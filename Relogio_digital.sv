==> flow/design.v <==
module Relogio_digital(
input logic clock,  
input logic reset,  
output logic [6:0] s_lsd,  
output logic [6:0] s_msd,  
output logic [6:0] m_lsd,  
output logic [6:0] m_msd,  
output logic [6:0] h_lsd,  
output logic [6:0] h_msd  
);
logic enable1hz;
logic incrementa_minuto, incrementa_hora;
logic [3:0] bcd_s_lsd, bcd_m_lsd, bcd_h_lsd;  
logic [2:0] bcd_s_msd, bcd_m_msd;  
logic [1:0] bcd_h_msd;  
enable_1hz divisor_clk (
	.enable_clock(clock),
	.enable_reset(reset),
	.enable_pulseout(enable1hz)
);
maq_s contador_segundos (
	.maqs_clock(clock),
	.maqs_reset(reset),
	.maqs_enable(enable1hz),  
	.maqs_incrementaminuto(incrementa_minuto),
	.maqs_lsd(bcd_s_lsd),
	.maqs_msd(bcd_s_msd)
);
maq_m contador_minutos(
	.maqm_clock(clock),
	.maqm_reset(reset),
	.maqm_enable(incrementa_minuto),  
	.maqm_incrementahora(incrementa_hora),
	.maqm_lsd(bcd_m_lsd),
	.maqm_msd(bcd_m_msd)
);
maq_h contador_horas (
	.maqh_clock(clock),
	.maqh_reset(reset),
	.maqh_enable(incrementa_hora),  
	.maqh_lsd(bcd_h_lsd),
	.maqh_msd(bcd_h_msd)
);
bcd_7seg display_s_lsd (.bcd_bcd_in(bcd_s_lsd), .bcd_display_out(s_lsd));
bcd_7seg display_s_msd (.bcd_bcd_in({1'b0, bcd_s_msd}), .bcd_display_out(s_msd));  
bcd_7seg display_m_lsd (.bcd_bcd_in(bcd_m_lsd), .bcd_display_out(m_lsd));
bcd_7seg display_m_msd (.bcd_bcd_in({1'b0, bcd_m_msd}), .bcd_display_out(m_msd));
bcd_7seg display_h_lsd (.bcd_bcd_in(bcd_h_lsd), .bcd_display_out(h_lsd));
bcd_7seg display_h_msd (.bcd_bcd_in({2'b00, bcd_h_msd}), .bcd_display_out(h_msd));  
endmodule
module bcd_7seg (
	input logic  [3:0] bcd_bcd_in,  
	output logic [6:0] bcd_display_out  
);
	always_comb begin
		case(bcd_bcd_in)
			4'd0: bcd_display_out = 7'b0111111;  
			4'd1: bcd_display_out = 7'b0000110;  
			4'd2: bcd_display_out = 7'b1011011;  
			4'd3: bcd_display_out = 7'b1001111;  
			4'd4: bcd_display_out = 7'b1100110;  
			4'd5: bcd_display_out = 7'b1101101;  
			4'd6: bcd_display_out = 7'b1111101;  
			4'd7: bcd_display_out = 7'b0000111;  
			4'd8: bcd_display_out = 7'b1111111;  
			4'd9: bcd_display_out = 7'b1101111;  
			default: bcd_display_out = 7'b0000000;  
		endcase
	end
endmodule
module enable_1hz(
	input logic enable_clock,  
	input logic enable_reset,
	output logic enable_pulseout  
);
	logic [25:0] contador;
	always_ff @(posedge enable_clock or posedge enable_reset) begin
		if(enable_reset) begin
			contador <= 26'd0;
		end else if (contador == 26'd4999999) begin
			contador <= 26'd0;  
		end else begin
			contador <= contador + 26'd1;
		end
	end
	assign enable_pulseout = (contador == 26'd4999999);
endmodule
module maq_h (
	input logic maqh_clock,
	input logic maqh_reset,
	input logic maqh_enable,  
	output logic [3:0] maqh_lsd,  
	output logic [1:0] maqh_msd  
);
always_ff @(posedge maqh_clock or posedge maqh_reset) begin
	if(maqh_reset) begin
		maqh_lsd <= 4'd0;
		maqh_msd <= 2'd0;
	end else if (maqh_enable) begin  
		if (maqh_msd == 2'd2 && maqh_lsd == 4'd3) begin
			maqh_lsd <= 4'd0;
			maqh_msd <= 2'd0;
		end else if (maqh_lsd == 4'd9) begin
			maqh_lsd <= 4'd0;
			maqh_msd <= maqh_msd + 2'd1;
		end else begin
			maqh_lsd <= maqh_lsd + 4'd1;
		end
	end
end
endmodule
module maq_m(
	input logic maqm_clock,
	input logic maqm_reset,
	input logic maqm_enable,  
	output logic maqm_incrementahora,  
	output logic [3:0] maqm_lsd,  
	output logic [2:0] maqm_msd  
);
always_ff @(posedge maqm_clock or posedge maqm_reset) begin
	if(maqm_reset) begin
		maqm_lsd <= 4'd0;
		maqm_msd <= 3'd0;
	end else if (maqm_enable) begin  
		if(maqm_lsd == 4'd9) begin
			maqm_lsd <= 4'd0;
			if(maqm_msd == 3'd5) begin
				maqm_msd <= 3'd0;
			end else begin
				maqm_msd <= maqm_msd + 3'd1;
			end
		end else begin
			maqm_lsd <= maqm_lsd + 4'd1;
		end
	end
end
assign maqm_incrementahora = (maqm_lsd == 4'd9) && (maqm_msd == 3'd5) && (maqm_enable);
endmodule
module maq_s (
	input logic maqs_clock,
	input logic maqs_reset,
	input logic maqs_enable,  
	output logic maqs_incrementaminuto,  
	output logic [3:0] maqs_lsd,  
	output logic [2:0] maqs_msd  
);
always_ff @(posedge maqs_clock or posedge maqs_reset) begin
	if(maqs_reset) begin
		maqs_lsd <= 4'd0;
		maqs_msd <= 3'd0;
	end else if (maqs_enable) begin  
		if(maqs_lsd == 4'd9) begin
			maqs_lsd <= 4'd0;
			if(maqs_msd == 3'd5) begin
				maqs_msd <= 3'd0;
			end else begin
				maqs_msd <= maqs_msd + 3'd1;
			end
		end else begin
			maqs_lsd <= maqs_lsd + 4'd1;
		end
	end
end 
assign maqs_incrementaminuto = (maqs_lsd == 4'd9) && (maqs_msd == 3'd5) && maqs_enable;
endmodule
; ---- Tool chain data of Relogio_digital
; The steps from the RTL of Relogio_digital to its reports follow in flow order.
; Line numbers count from 1 in the design file above.
; Library cell names are shortened.
; A cell with n/a has no value.
[inputs]
top = Relogio_digital
clock_port = clock
lib = sky130hd
lib_corner = tt_025C_1v80

; ---- Word level
; Yosys after proc, flatten, opt, wreduce and memory -nomap, before mapping. Memory bits, and registers merged into a memory's read port (data or address), are not among the register bits. Print and check cells are not counted. Equal cells are merged and count once.
; Memory sizes are those after Yosys's memory passes, which may raise the word count (mostly to a power of two), join words into wider ones and drop unused or constant bits.
[word_totals]
wordCells = 46
out_inout_bits = 42
register_bits = 46
romBits = 672
n_memories = 6
input_bits = 2
[memory_table]
columns = memory, words, width, rd, write_ports, line_no
row1 = (name not given), 16, 7, 1, 0, 56  ; case(bcd_bcd_in)
row2 = (name not given), 16, 7, 1, 0, 56
row3 = (name not given), 16, 7, 1, 0, 56
row4 = (name not given), 16, 7, 1, 0, 56
row5 = (name not given), 16, 7, 1, 0, 56
row6 = (name not given), 16, 7, 1, 0, 56
[op_classes]
muxes = 9
reduce_and_logical = 9
n_addsub = 7
equal = 8
[ops]
columns = cell, count
row1 = adder 26 x 1 -> 26 bit with constant B, 1
row2 = equality test 26 x 23 -> 1 bit with constant B, 1
row3 = 2-to-1 mux 26 bit, 1
row4 = 2-to-1 mux 4 bit, 4
row5 = adder 4 x 1 -> 4 bit with constant B, 3
row6 = equality test 4 bit with constant B, 3
row7 = AND reduction 2 bit, 3
row8 = adder 3 x 1 -> 3 bit with constant B, 2
row9 = equality test 3 bit with constant B, 2
row10 = 2-to-1 mux 3 bit, 2
row11 = logical AND 1 bit, 5
row12 = equality test 4 x 2 -> 1 bit with constant B, 1
row13 = 2-to-1 mux 2 bit, 2
row14 = adder 2 x 1 -> 2 bit with constant B, 1
row15 = equality test 2 bit with constant B, 1
row16 = nonzero test 2 bit, 1

; ---- Logic depth
; Longest topological path by Yosys (ltp), each cell counted once; first at word level (registers and memories cut), then after technology mapping (sequential cells cut; the memories' decode and read muxes count).
[logic_depth]
depth_word = 5
abc_area = 0
depth_mapped = 8
ltp_nobuf = 6

; ---- Netlist
; Source: synth_stat.txt of the flow (Yosys; design flattened, memories mapped). It holds for the ABC_AREA given above (unset counts as 0); a run with the other value may have another netlist.
[by_type]
columns = type, count, area_total_um2
row1 = dfrtp_1, 46, 1.15E+03
row2 = ha_1, 39, 487.968
row3 = xnor2_1, 17, 148.893
row4 = nor2_1, 33, 123.869
row5 = o21ai_0, 22, 110.106
row6 = inv_1, 28, 105.101
row7 = mux2i_1, 10, 100.096
row8 = a21oi_1, 17, 85.082
row9 = nand3_1, 16, 80.077
row10 = nand2_1, 19, 71.318
row11 = nand4_1, 10, 62.56
row12 = mux2_1, 5, 56.304
row13 = and4_1, 6, 52.55
row14 = xor2_1, 6, 52.55
row15 = nor4b_2, 3, 45.043
row16 = and3_1, 7, 43.792
row17 = mux2_2, 3, 33.782
row18 = and2_1, 5, 31.28
; Other cell types: 34; their cells: 70.
[mapped]
sequential_area_mm2 = 0.0011511
buffers = 18
mapped_cells = 362
yosys_area_mm2 = 0.0033457
flip_flops = 46
; By module: a second synthesis without flattening, with its own total; a netlist apart from the flattened one above.
[hier_totals]
hier_cells = 373
area_unflattened_mm2 = 0.0035559
; Rows give one instance, submodules left out.
[modules]
columns = mod, mod_seq_area_mm2, area_mm2, cells, instances
row1 = enable_1hz, 0.0006506, 0.0013275, 128, 1
row2 = bcd_7seg, 0, 0.0002014, 26, 6
row3 = maq_m, 0.0001752, 0.0003591, 30, 1
row4 = maq_s, 0.0001752, 0.0003591, 30, 1
row5 = maq_h, 0.0001501, 0.0002978, 28, 1
row6 = Relogio_digital, 0, 0.0000038, 1, 1

; ---- Path before layout
; Path of least setup slack by OpenSTA after synthesis, without wires, with an ideal clock, recovery checks aside; 20% of the period is set as input and as output delay. Where synthesis merged equal registers, the netlist keeps one of their names.
[synth_path]
kind = reg-to-reg
startpoint = register contador_minutos.maqm_lsd[1]
endpoint = register contador_horas.maqh_lsd[0]
arrival_time_ps = 1830
setup_slack_ps = 56
driving_pins = 8
n_path_buf = 1
required_ps = 1885
delay_ps = 1955
setup_time_ps = 125
launch_ps = 0
tclk_ps = 2010
period_less_setup_slack_ps = 1954
; "delay_ps" = arrival - input delay + setup time.
; "driving_pins" counts driving pins, that of a launching flip-flop among them; a cell with two outputs on the path counts twice.
; "period_less_setup_slack_ps" is the clock period less the worst setup slack; recovery checks do not enter. This is arithmetic on one report: input and output delays are still those of the set period (20% each).
; Between the ends stands the longest chain of elaborated cells between them, by number of cells; it is not shown to be the way that was timed. Of several equally long chains one is given.
; A line is the first line of the expression or statement that the cell stems from. Yosys adds cells for indexed reads and writes and turns some case tables into memories.
; At most two assigning lines are given for a register; there are more.
[synth_via]
path_cell_list = dfrtp_1 inv_1 ha_1 and3b_1 clkbuf_1 nand4_1 nor3_1 mux2_2
elab_chain_len = 3
cone_cells = 3
classes_between = eq/ne: 1; reduce/logical: 2
[synth_rtl]
columns = item, line_no
row1 = start: declaration, 117  ; output logic [3:0] maqm_lsd,
row2 = start: assignment, 122  ; maqm_lsd <= 4'd0;
row3 = start: assignment, 133  ; maqm_lsd <= maqm_lsd + 4'd1;
row4 = equality test 4 bit, 137  ; assign maqm_incrementahora = (maqm_lsd == 4'd9) && (maqm_msd == 3'd5) && (maqm_enable);
row5 = logical AND 1 bit (2 in a row), 137
row6 = end: assignment, 104  ; maqh_lsd <= 4'd0;
row7 = end: assignment, 107  ; maqh_lsd <= maqh_lsd + 4'd1;
row8 = end: declaration, 92  ; output logic [3:0] maqh_lsd,

; ---- Path in the finished layout
; Path of least setup slack in the final report of record 2 (OpenROAD, finished layout, wires in). Where an end is a register, its clock arrival counts in the times.
; The report prints the path's times to 10 ps; the period is as set.
[layout_path]
kind = reg-to-output
startpoint = register contador_segundos.maqs_lsd[0]
endpoint = output port s_lsd[3]
output_delay_ps = 420
n_path_buf = 1
driving_pins = 6
launch_ps = 290
tclk_ps = 2080
arrival_time_ps = 1540
required_ps = 1660
setup_slack_ps = 120
; Between the ends stands the longest chain of elaborated cells between them, by number of cells; it is not shown to be the way that was timed. Of several equally long chains one is given.
; The chain passes a memory read, where the word-level depth is cut; so it can be longer than that depth.
; At most two assigning lines are given for a register; there are more.
[layout_via]
path_cell_list = dfrtp_2 inv_2 ha_1 a21oi_1 o21ai_1 clkbuf_2
elab_chain_len = 1
cone_cells = 1
lines_between = 1
classes_between = memory: 1
[layout_rtl]
columns = item, line_no
row1 = start: declaration, 144  ; output logic [3:0] maqs_lsd,
row2 = start: assignment, 149  ; maqs_lsd <= 4'd0;
row3 = start: assignment, 160  ; maqs_lsd <= maqs_lsd + 4'd1;
row4 = memory read (16 x 7 bit), 56  ; case(bcd_bcd_in)
row5 = end: declaration, 4  ; output logic [6:0] s_lsd,

Relogio_digital through Yosys and OpenROAD on sky130hd: 2 stored runs, unordered, with their settings and measured results. The constraints put input and output delay at 20% of the set period each and load the outputs with 0.01 pF.
"worst_path_time_ps" = time allowed to the worst setup path (clock period - input delay - output delay, where it has them) - its slack; a late launch clock adds to it, a late capture clock takes from it.
"final_power_uw" rests on the timing tool's default activity at the inputs, not on a simulated workload.
"worst_path_time_ps" is known to 10 ps.

# record 1
==> flow/run.sh <==
#!/bin/bash
# the make line also repeats the synthesis and layout settings of config.mk as NAME=value (left out here)
make -C /OpenROAD-flow-scripts/flow DESIGN_CONFIG=/design/flow/config.mk WORK_HOME=/design/flow/orfs CLKGATE_MAP_FILE= finish
==> flow/config.mk <==
export PLATFORM = sky130hd
export DESIGN_NAME = Relogio_digital
export DESIGN_NICKNAME = Relogio_digital
export VERILOG_FILES = /design/flow/design.v
export SDC_FILE = /design/flow/constraint.sdc
export NUM_CORES = 4
export LEC_CHECK = 0
export CAP_MARGIN = 20
export CELL_PAD_IN_SITES_GLOBAL_PLACEMENT = 3
export CORE_ASPECT_RATIO = 1.67
export CORE_MARGIN = 2
export CORE_UTILIZATION = 56
export GPL_TIMING_DRIVEN = 0
export MIN_ROUTING_LAYER = met2
export PLACE_DENSITY_LB_ADDON = 0.2
export SLEW_MARGIN = 20
==> flow/constraint.sdc <==
create_clock -name core_clock -period 2.19 [get_ports {clock}]
set_input_delay 0.4380 -clock core_clock [delete_from_list [all_inputs] [get_ports {clock}]]
set_output_delay 0.4380 -clock core_clock [all_outputs]
set_load 0.01 [all_outputs]

==> record 1: results <==
outcome="no results, placement failed with FLW-0024"

# record 2
==> flow/run.sh <==
#!/bin/bash
# the make line also repeats the synthesis and layout settings of config.mk as NAME=value (left out here)
make -C /OpenROAD-flow-scripts/flow DESIGN_CONFIG=/design/flow/config.mk WORK_HOME=/design/flow/orfs CLKGATE_MAP_FILE= finish
==> flow/config.mk <==
export PLATFORM = sky130hd
export DESIGN_NAME = Relogio_digital
export DESIGN_NICKNAME = Relogio_digital
export VERILOG_FILES = /design/flow/design.v
export SDC_FILE = /design/flow/constraint.sdc
export NUM_CORES = 4
export LEC_CHECK = 0
export CAP_MARGIN = 20
export CORE_ASPECT_RATIO = 0.94
export CORE_MARGIN = 2
export CORE_UTILIZATION = 25
export GPL_TIMING_DRIVEN = 1
export PLACE_DENSITY_LB_ADDON = 0.11
export SETUP_SLACK_MARGIN = 0.19
export SLEW_MARGIN = 20
==> flow/constraint.sdc <==
create_clock -name core_clock -period 2.08 [get_ports {clock}]
set_input_delay 0.4160 -clock core_clock [delete_from_list [all_inputs] [get_ports {clock}]]
set_output_delay 0.4160 -clock core_clock [all_outputs]
set_load 0.01 [all_outputs]

==> record 2: results <==
layout_stdcell_area_mm2=0.0045381
worst_path_time_ps=1540
critical_path_type="reg-to-output"
final_power_uw=1706
synth_chip_area_mm2=0.0033457
setup_tns_ps=0
design_die_area_mm2=0.0143249
fin_ws_ps=121
